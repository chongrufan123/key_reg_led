==> flow/design.v <==
module key_seg (
    input              clk,
    input              rst_n,
    input       [3:0]  key,
    output  reg [23:0] num,
    output  reg        en
);
reg                    flag;
parameter              MAX_NUM = 22'd2500_000;
reg             [21:0] cnt;
always @(posedge clk, negedge rst_n) begin
    if(!rst_n) begin
        flag <= 1'd0;  
        cnt <= 22'd2500_000;
    end
    else if(cnt > 22'd0) begin
        flag <= 1'd0;
        cnt <= cnt - 22'd1;
    end
    else if(cnt == 22'd0) begin
        flag <= 1'd1;
        cnt <= 22'd2500_000;
    end
end
always @(posedge clk, negedge rst_n) begin
    if(!rst_n) begin
        en <= 0;
        num <= 24'd0;
    end    
    else if(flag == 1'd1) begin
        en <= 1;
        case(key)
        4'b0111:    num[3:0] <= num[3:0] + 1'd1;
        4'b1011:    num[7:4] <= num[7:4] + 1'd1;
        4'b1101:    num[11:8] <= num[11:8] + 1'd1;
        4'b1110:    num[15:12] <= num[15:12] + 1'd1;
        endcase    
    end
   else if(num[3:0] >= 4'd10) begin
        num[3:0] <= num[3:0] - 4'd10;
        num[7:4] <= num[7:4] + 4'd1;
    end
   else if(num[7:4] >= 4'd10) begin
        num[7:4] <= num[7:4] - 4'd10;
        num[11:8] <= num[11:8] + 4'd1;
    end
    else if(num[11:8] >= 4'd10) begin
        num[11:8] <= num[11:8] - 4'd10;
        num[15:12] <= num[15:12] + 4'd1;
    end
    else if(num[15:12] >= 4'd10) begin
        num[15:12] <= num[15:12] - 4'd10;
        num[19:16] <= num[19:16] + 4'd1;
    end
    else if(num[19:16] >= 4'd10) begin
        num[19:16] <= num[19:16] - 4'd10;
        num[23:20] <= num[23:20] + 4'd1;
    end
    else if(num[23:20] >= 4'd10) 
        num[23:20] <= num[23:20] - 4'd10;
end
endmodule
module seg_led (
    input             clk,
    input             rst_n,
    input             en,
    input      [23:0] num,
    output reg [5:0]  seg_sel,
    output reg [7:0]  seg_led  
);
reg            [2:0]  sel_cnt;
reg                   flag;
reg            [11:0] cnt; 
reg            [3:0]  date;      
always @(posedge clk, negedge rst_n) begin
    if (!rst_n) begin
        flag <= 1'd0;
        cnt <= 12'd50_000;
    end
    else if(cnt > 12'd0) begin
        cnt <= cnt - 1'd1;
        flag <= 1'd0;
    end
    else if (cnt == 12'd0) begin
        cnt <= 12'd50_000;
        flag <= 1'd1;
    end 
end
always @(posedge clk, negedge rst_n) begin
    if (!rst_n) begin
        sel_cnt <= 3'd0;
    end
    else if(flag == 1'd1 && sel_cnt >= 3'd6)
        sel_cnt <= 3'd1;
    else if(flag == 1'd1 && sel_cnt < 3'd6)
        sel_cnt <= sel_cnt + 1'd1;
end
always @(posedge clk, negedge rst_n) begin
    if(!rst_n ) 
        seg_sel <= 6'b111_111;
    else if(en) begin
        case (sel_cnt)
            3'd0: begin 
                seg_sel <=6'b111_111;
            end
            3'd1: begin 
                seg_sel <=6'b111_110;
                date <= num[3:0];
            end
            3'd2: begin 
                seg_sel <=6'b111_101;
                date <= num[7:4];
            end
            3'd3: begin 
                seg_sel <=6'b111_011;
                date <= num[11:8];
            end
            3'd4: begin 
                seg_sel <=6'b110_111;
                date <= num[15:12];
            end
            3'd5: begin 
                seg_sel <=6'b101_111;
                date <= num[19:16];
            end
            3'd6: begin 
                seg_sel <=6'b011_111;
                date <= num[23:20];
            end
            default: seg_sel <= 6'b111_111;
        endcase
    end
end
always @(posedge clk, negedge rst_n) begin
    if(!rst_n)
        seg_led <= 8'hc0;
    else begin
        case (date)
            4'd0 : seg_led <= 8'b11000000;  
            4'd1 : seg_led <= 8'b11111001;  
            4'd2 : seg_led <= 8'b10100100;  
            4'd3 : seg_led <= 8'b10110000;  
            4'd4 : seg_led <= 8'b10011001;  
            4'd5 : seg_led <= 8'b10010010;  
            4'd6 : seg_led <= 8'b10000010;  
            4'd7 : seg_led <= 8'b11111000;  
            4'd8 : seg_led <= 8'b10000000;  
            4'd9 : seg_led <= 8'b10010000;  
            4'd10: seg_led <= 8'b11111111;            
            default: 
                   seg_led <= 8'b11000000;
        endcase
    end
end
endmodule
module top_key_seg (
    input   clk,
    input   rst_n,
    input   [3:0]   key,
    output  [5:0]   seg_sel,
    output  [7:0]   seg_led
);
wire                en ;
wire        [23:0]  num;
parameter           MMAX = 22'd2500_000;
key_seg #(.MAX_NUM(MMAX))u_key_seg(
    .clk            (clk),
    .rst_n          (rst_n),
    .key            (key),
    .num            (num),
    .en             (en),
);
seg_led u_seg_led(
    .clk            (clk),
    .rst_n          (rst_n),
    .en             (en),
    .num            (num),
    .seg_sel        (seg_sel),
    .seg_led        (seg_led) 
);
endmodule
* Tool chain data of top_key_seg
Tool output for the design above, in the order of the flow. Line numbers count from 1 in the design file above. Cell names lack the library's common part. Not given: --
Set-up: design top top_key_seg, clock port clk, cell library sky130hd, corner tt_025C_1v80

* Elaborated design
Yosys after proc, flatten, opt, wreduce and memory -nomap, before mapping. Memory bits, and registers merged into a memory's read port (data or address), are not among the register bits. Print and check cells are not counted. Memory sizes are those after Yosys's memory passes, which may raise the word count (mostly to a power of two), join words into wider ones and drop unused or constant bits.
Bit counts: word width x clocked read ports 7, memories 1, output and inout bits 14, word-level cells 121, input bits 6, register bits after elaboration 82, memory bits (read-only) 112
Operators by class: $add $sub $neg 18, magnitude comparators 10, multiplexer cells 34, equal/unequal tests 16, reductions and logical operators 22, bitwise gates (word level) 5
Memory list:
- (no name shown) | depth 16, width 7, rd ports 1, wr ports 0, RTL line 138 | case (date)
Operators by type and width (count):
- 2-to-1 mux 4 bit | 22
- 2-to-1 mux 22 bit | 2
- adder 4 x 1 -> 4 bit with constant B | 9
- case mux 6 bit (select 6 bit) | 1
- subtractor 4 bit with constant B | 6
- >= comparator 4 bit with constant B | 6
- case mux 4 bit (select 6 bit) | 1
- 2-to-1 mux 12 bit | 2
- subtractor 22 x 1 -> 22 bit with constant B | 1
- > comparator 22 x 1 -> 1 bit with constant B | 1
- logical NOT 22 bit | 1
- subtractor 12 x 1 -> 12 bit with constant B | 1
- > comparator 12 x 1 -> 1 bit with constant B | 1
- logical NOT 12 bit | 1
- nonzero test 2 bit | 6
- == test 4 bit with constant B | 3
- == test 3 bit with constant B | 3
- nonzero test 3 bit | 3
- inequality test 2 bit with constant B | 4
- == test 3 x 2 -> 1 bit with constant B | 2
- AND reduction 3 bit | 2
- AND reduction 6 bit | 1
- nonzero test 6 bit | 1
- 2-to-1 mux 3 bit | 2
- NOT 1 bit | 5
- AND reduction 5 bit | 1
- inequality test 2 x 1 -> 1 bit with constant B | 2
- AND reduction 2 bit | 2
Other operator kinds: 9; their cells: 13.

* Longest topological paths
Yosys ltp: most cells in a row. Word level: on the elaborated netlist, between registers, memories and ports. Mapped: between sequential cells and ports; inverters and the memories' decode and read muxes count.
Logic depth: depth in word-level cells 6, ABC_AREA 0, gate-level depth with buffers 8, gate-level depth less buffers 7

* Mapped cells and area
Source: synth_stat.txt of the flow (Yosys; design flattened, memories mapped). It holds for the ABC_AREA given above (unset counts as 0); a run with the other value may have another netlist.
Cells by type:
- dfrtp_1 | count 58, area in all 1.45E+03 um2
- dfstp_2 | count 19, area in all 499.229 um2
- ha_1 | count 37, area in all 462.944 um2
- xnor2_1 | count 24, area in all 210.202 um2
- nor2_1 | count 42, area in all 157.651 um2
- inv_1 | count 33, area in all 123.869 um2
- edfxtp_1 | count 4, area in all 120.115 um2
- o21ai_0 | count 24, area in all 120.115 um2
- nand2_1 | count 30, area in all 112.608 um2
- nor3_1 | count 22, area in all 110.106 um2
- a21oi_1 | count 19, area in all 95.091 um2
- mux2_2 | count 8, area in all 90.086 um2
- mux2i_1 | count 8, area in all 80.077 um2
- nand3_1 | count 12, area in all 60.058 um2
- o31a_1 | count 6, area in all 52.55 um2
- o31ai_1 | count 7, area in all 52.55 um2
- or4_1 | count 7, area in all 52.55 um2
- or3_1 | count 8, area in all 50.048 um2
Other cell types: 43; their cells: 105.
Mapped netlist: sequential part of the area 0.0020707 mm2, buffer cells 14, cells in the netlist 473, flip-flop cells 81, synthesis area 0.0046545 mm2
By module: a second synthesis without flattening, with its own total; a netlist apart from the flattened one above.
Second synthesis, totals: cells (unflattened synthesis) 491, area total of the unflattened synthesis 0.0047358 mm2
Rows give one instance, submodules left out.
By module:
- key_seg #(MAX_NUM=2500000) | times used 1, seq. area 0.0012112 mm2, cells 316, area 0.0029829 mm2
- seg_led | times used 1, seq. area 0.0008596 mm2, cells 175, area 0.0017529 mm2
- top_key_seg | times used 1, seq. area 0 mm2, cells 0, area 0 mm2

* Timing after synthesis
OpenSTA on the mapped netlist: ideal clock, no wires. The path of least setup slack (recovery checks aside). Input and output delay are each 20% of the period. Register names are those of the netlist, which keeps one name where synthesis merged equal registers.
Timing after synthesis: path kind register to register, start register u_seg_led.sel_cnt[2], end register u_seg_led.date[3], clock period 5350 ps, path delay 2374 ps, slack 2975 ps, buffers on the path 2, driving pins on the path 8, launch time at the first pin 0 ps, setup time 158 ps, data required time 5192 ps, data arrival time 2216 ps, synthesis period reached 2375 ps
"path delay" is the arrival time less input delay plus setup time. "driving pins on the path" counts driving pins, that of a launching flip-flop among them; a cell with two outputs on the path counts twice. "synthesis period reached" is the clock period less the worst setup slack; recovery checks do not enter. This is arithmetic on one report: input and output delays are still those of the set period (20% each). The rows between start and end are the longest chain of elaborated cells between them; the timing report does not say that the signal goes this way. Where chains are equally long, one stands for them. Each line given opens the expression or statement behind the cell; cells for indexed reads and writes are added by Yosys, which also makes memories of some case tables. At most two assigning lines are given for a register; there are more. Ways into the end's enable are left out, as the timed path ends at the data pin.
Between the ends, after synthesis: cells stage by stage dfrtp_1 clkbuf_1 inv_1 ha_1 clkbuf_1 nor3_1 mux2_2 a22oi_1, length of the longest elaborated chain 2, elaborated cells between the ends (all ways) 7, RTL lines with such cells 1, classes of those cells eq/ne (6); mux (1)
Ends and longest elaborated chain, after synthesis:
- from (decl) | RTL line 71 | reg            [2:0]  sel_cnt;
- from (assign) | RTL line 91 | sel_cnt <= 3'd0;
- from (assign) | RTL line 96 | sel_cnt <= sel_cnt + 1'd1;
- == test 3 bit | RTL line 102 | case (sel_cnt)
- case mux 4 bit (select 6 bit) | RTL line 102
- to (assign) | RTL line 108 | date <= num[3:0];
- to (assign) | RTL line 112 | date <= num[7:4];
- to (decl) | RTL line 74 | reg            [3:0]  date;

* Worst path after layout
From the final timing report of flow run A: the path of least setup slack in the routed layout; clock arrival at registers is part of the times. The report prints the path's times to 10 ps; the period is as set.
Timing post-layout: path kind register to register, start register u_key_seg.cnt, end register u_key_seg.cnt, setup time 110 ps, launch time at the first pin 330 ps, buffers on the path 0, data required time 3190 ps, slack 560 ps, clock period 2970 ps, driving pins on the path 5, data arrival time 2630 ps
Where an end lacks its bit number, it is one bit of the signal, or one of the new flip-flops if synthesis recoded a state register. At most two assigning lines are given for a register; there are more.
Between the ends, post-layout: cells stage by stage dfrtp_1 or4_1 or4_1 nor3_1 mux2_2
Ends and longest elaborated chain, post-layout:
- from (decl) | RTL line 10 | reg             [21:0] cnt;
- from (assign) | RTL line 14 | cnt <= 22'd2500_000;
- from (assign) | RTL line 18 | cnt <= cnt - 22'd1;
- to (assign) | RTL line 14
- to (assign) | RTL line 18
- to (decl) | RTL line 10
No chain of elaborated cells between the ends is given.

Hand-over note for top_key_seg

Flow measurements of top_key_seg on sky130hd: 2 stored runs with different settings, listed in no order. Input and output delays are each 20% of the period that was set; the output load is 0.01 pF.
"achieved clock period" = clock period - worst setup slack. The figure is calculated, with input and output delays left at 20% of the set period.
"time on the worst setup path" means the part of the period allowed to the worst setup path (the constraints hold back 20% at inputs and 20% at outputs) less its slack; where the path has registers, the arrival times of their clocks count too.
By "power" is meant OpenSTA's value without simulated activity: inputs other than the clock are taken to toggle once in ten clock periods, and the tool carries that through the logic.
"time on the worst setup path" is known to 10 ps.

[flow run A] flow files
==> flow/run.sh <==
#!/bin/bash
# the make line also repeats the synthesis and layout settings of config.mk as NAME=value (left out here)
make -C /OpenROAD-flow-scripts/flow DESIGN_CONFIG=/design/flow/config.mk WORK_HOME=/design/flow/orfs CLKGATE_MAP_FILE= finish
==> flow/config.mk <==
export PLATFORM = sky130hd
export DESIGN_NAME = top_key_seg
export DESIGN_NICKNAME = top_key_seg
export VERILOG_FILES = /design/flow/design.v
export SDC_FILE = /design/flow/constraint.sdc
export NUM_CORES = 4
export LEC_CHECK = 0
export CAP_MARGIN = 30
export CORE_ASPECT_RATIO = 0.57
export CORE_MARGIN = 8
export CORE_UTILIZATION = 55
export MAX_ROUTING_LAYER = met5
export PLACE_DENSITY_LB_ADDON = 0.2
export SETUP_SLACK_MARGIN = 0.34
export SLEW_MARGIN = 20
==> flow/constraint.sdc <==
create_clock -name core_clock -period 2.97 [get_ports {clk}]
set_input_delay 0.5940 -clock core_clock [delete_from_list [all_inputs] [get_ports {clk}]]
set_output_delay 0.5940 -clock core_clock [all_outputs]
set_load 0.01 [all_outputs]

[flow run A] result: total negative slack on setup checks 0 ps; standard-cell area after routing 0.0052676 mm2; setup slack of the critical path 556 ps; utilization after routing 63.8 %; time on the worst setup path 2410 ps; class of the worst setup path register to register; cell area after synthesis 0.0046545 mm2; achieved clock period 2414 ps; area of the die 0.0117795 mm2; power 0.003482 W

[flow run B] flow files
==> flow/run.sh <==
#!/bin/bash
# the make line also repeats the synthesis and layout settings of config.mk as NAME=value (left out here)
make -C /OpenROAD-flow-scripts/flow DESIGN_CONFIG=/design/flow/config.mk WORK_HOME=/design/flow/orfs CLKGATE_MAP_FILE= finish
==> flow/config.mk <==
export PLATFORM = sky130hd
export DESIGN_NAME = top_key_seg
export DESIGN_NICKNAME = top_key_seg
export VERILOG_FILES = /design/flow/design.v
export SDC_FILE = /design/flow/constraint.sdc
export NUM_CORES = 4
export LEC_CHECK = 0
export CAP_MARGIN = 20
export CELL_PAD_IN_SITES_DETAIL_PLACEMENT = 2
export CELL_PAD_IN_SITES_GLOBAL_PLACEMENT = 2
export CORE_MARGIN = 2
export CORE_UTILIZATION = 57
export CTS_CLUSTER_DIAMETER = 63
export CTS_CLUSTER_SIZE = 92
export GPL_ROUTABILITY_DRIVEN = 1
export PLACE_DENSITY_LB_ADDON = 0.25
export SETUP_SLACK_MARGIN = 0.33
export SLEW_MARGIN = 20
export TNS_END_PERCENT = 40
==> flow/constraint.sdc <==
create_clock -name core_clock -period 2.43 [get_ports {clk}]
set_input_delay 0.4860 -clock core_clock [delete_from_list [all_inputs] [get_ports {clk}]]
set_output_delay 0.4860 -clock core_clock [all_outputs]
set_load 0.01 [all_outputs]

[flow run B] result: stopped before the end: placement reported FLW-0024

End of note.
